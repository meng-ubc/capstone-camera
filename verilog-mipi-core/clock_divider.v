==> flow/design.v <==
module clock_divider(   input in_clk, reset,
                        output outclk);
    parameter divider_count = 2; 
    reg [9:0] counter;
    always @(posedge in_clk) begin
        if (reset) begin
            outclk <= 1'b0;
            counter <= 10'b0;
        end else begin
            if (counter == divider_count) begin
                outclk <= ~outclk;
                counter <= 10'b0;
            end else
                counter <= counter + 1;  
        end
    end
endmodule
From RTL to reports: clock_divider
What the tools print for clock_divider, step after step. Line numbers count from 1 in the design file above. Operators carry their Yosys type and port widths (W data, S select, Z words). Cell names lack the library's common part. Not given: -

Design top: clock_divider. Clock input: in_clk. Cell library: sky130hd. Timing corner: tt_025C_1v80.

After elaboration
Counts by Yosys on the flattened word-level netlist (proc, flatten, opt, wreduce; memories kept). Register bits leave out memories and registers merged into their read ports (data or address); mux counts leave out enables and synchronous resets folded into registers. Print and check cells are left out. Cells with the same type and inputs are merged into one.

The figure for elaborated cells is 6. For bits in latches the number is 0. Under ROM bits stands 0. Word width x clocked read ports: 0. Memory bits (writable): 0. The figure for memories is 0. For register bits after elaboration the number is 11. The entry for output and inout port bits reads 1.

For order comparisons the number is 0. Add/subtract/negate cells: 1. Multipliers: 0. For bitwise gates (word level) the number is 1. The entry for shift-type cells reads 0. For reductions and logical operators the number is 1. The figure for eq/ne operators is 1. Multiplexer cells: 0. Divide/modulo/power cells: 0.

Operators by type and width (number): $add A10 B1 Y10 const B (1); $eq A10 B2 Y1 const B (1); $reduce_or A2 Y1 (1); $not A1 Y1 (1).

Depth
Longest topological path by Yosys (ltp), each cell counted once; first at word level (registers and memories cut), then after technology mapping (sequential cells cut; the memories' decode and read muxes count).

The figure for word-level depth is 2. For ABC_AREA the number is 0. The entry for depth in mapped cells reads 5.

Netlist
Yosys stat after the flow's synthesis: flattened, memories mapped to cells. It holds for the ABC_AREA given above (unset counts as 0); a run with the other value may have another netlist.

The entry for cell area after synthesis reads 505.5 sq um. Buffer cells: 1. For mapped flip-flops the number is 11. Under cell count stands 55.

Cells by type: dfxtp_1 (number 11, total area 220.211 sq um); ha_1 (number 2, total area 25.024 sq um); nand3_1 (number 5, total area 25.024 sq um); nor2_1 (number 6, total area 22.522 sq um); nand4_4 (number 1, total area 21.27 sq um); a21oi_1 (number 4, total area 20.019 sq um); o21ai_0 (number 4, total area 20.019 sq um); or3_1 (number 3, total area 18.768 sq um); xor2_1 (number 2, total area 17.517 sq um); inv_1 (number 3, total area 11.261 sq um); mux2_2 (number 1, total area 11.261 sq um); or4_4 (number 1, total area 11.261 sq um); a41o_1 (number 1, total area 10.01 sq um); a21oi_2 (number 1, total area 8.758 sq um); and4_1 (number 1, total area 8.758 sq um); xnor2_1 (number 1, total area 8.758 sq um); nand2_1 (number 2, total area 7.507 sq um); o31ai_1 (number 1, total area 7.507 sq um).

Not listed: further types 5, cells in them 5.

Worst setup path after synthesis
Source: OpenSTA report_checks on the synthesized netlist (no wires, ideal clock, input and output delay 20% of the period each), path of least setup slack; recovery checks are left aside. Register names are those of the netlist, which keeps one name where synthesis merged equal registers.

Path kind: flip-flop to flip-flop. Start point: register counter[2]. End point: register outclk. Under arrival time stands 1.196 ns. Path slack: 0.364 ns. Path buffers: 0. The entry for time at the first pin reads 0.000 ns. The figure for driving pins on the path is 4. Under path delay stands 1.317 ns. The entry for clock period reads 1.68 ns. For synthesis period reached the number is 1.316 ns.

"path delay" is the arrival time less input delay plus setup time. "driving pins on the path": output pins that drive a net of the path, with the launching flip-flop's if there is one; two outputs of one cell count as two. "synthesis period reached" is the clock period less the worst setup slack; recovery checks do not enter. This is arithmetic on one report: input and output delays are still those of the set period (20% each). Between the ends stands the longest chain of elaborated cells between them, by number of cells; it is not shown to be the way that was timed. Of several equally long chains one is given. A line is the first line of the expression or statement that the cell stems from. Yosys adds cells for indexed reads and writes and turns some case tables into memories. A register here has more assigning lines than the two given.

Cells stage by stage: dfxtp_1 > nor4_1 > and4_1 > mux2_2. The entry for cells in the longest elaborated chain reads 1. For elaborated cells on any way between the ends the number is 1. The entry for RTL lines with such cells reads 1. Classes of those cells: 1 x eq/ne.

RTL lines, path post-synthesis: start, declared (line 4) `reg [9:0] counter;`; start, assigned (line 8) `counter <= 10'b0;`; start, assigned (line 14) `counter <= counter + 1;`; $eq A10 B2 Y1 (line 10) `if (counter == divider_count) begin`; end, assigned (line 7) `outclk <= 1'b0;`; end, assigned (line 11) `outclk <= ~outclk;`; end, declared (line 2) `output outclk);`.

Timing after layout
Path of least setup slack in the final report of run 1 (OpenROAD, finished layout, wires in). Where an end is a register, its clock arrival counts in the times.

Path kind: flip-flop to output port. Start point: register outclk. End point: output port outclk. The figure for driving pins on the path is 2. The entry for time at the first pin reads 0.27 ns. Path buffers: 1. Path slack: 0.17 ns. The entry for clock period reads 1.66 ns. Under arrival time stands 1.16 ns. Under output delay stands 0.33 ns.

Cells stage by stage: dfxtp_1 > clkdlybuf4s50_1. The entry for cells in the longest elaborated chain reads 0. For elaborated cells on any way between the ends the number is 0. The entry for RTL lines with such cells reads 0.

RTL lines, path post-layout: start, declared (line 2) `output outclk);`; start, assigned (line 7) `outclk <= 1'b0;`; start, assigned (line 11) `outclk <= ~outclk;`; end, declared (line 2).

Subject: clock_divider on sky130hd, stored results

Hello all,

Flow measurements of clock_divider on sky130hd: 2 stored runs with different settings, listed in no order. Input and output delays are each 20% of the period that was set; the output load is 0.01 pF. "critical path time" means the part of the period allowed to the worst setup path (the constraints hold back 20% at inputs and 20% at outputs) less its slack; where the path has registers, the arrival times of their clocks count too. "overall power" rests on the timing tool's default activity at the inputs, not on a simulated workload.

Run 1 has these settings: period_ns 1.66; CORE_UTILIZATION 25; CAP_MARGIN 20; CORE_MARGIN 2; SLEW_MARGIN 20. The critical path time is 1.16 ns. Worst setup path type: flip-flop to output port. The measured chip area after synthesis (Yosys) is 505.5 sq um. The measured post-layout utilization is 29.9 %. The measured smallest setup slack is 0.169 ns. The measured overall power is 0.5586 mW. The area of the die reads 2,397.6 sq um. The measured summed negative setup slack is 0.000 ns.

Run 2 has these settings: period_ns 1.1; CORE_UTILIZATION 30; SETUP_SLACK_MARGIN 0.02; PLACE_DENSITY 0.61; CELL_PAD_IN_SITES_DETAIL_PLACEMENT 2; CTS_CLUSTER_SIZE 14; CTS_CLUSTER_DIAMETER 369; CAP_MARGIN 20; CORE_MARGIN 2; SLEW_MARGIN 20. The critical path time is 1.27 ns. Worst setup path type: flip-flop to flip-flop. The measured chip area after synthesis (Yosys) is 505.5 sq um. The measured post-layout utilization is 49.4 %. The measured smallest setup slack is -0.173 ns. The measured overall power is 0.9632 mW. The area of the die reads 2,029.5 sq um. The measured summed negative setup slack is -1.298 ns.

Thanks
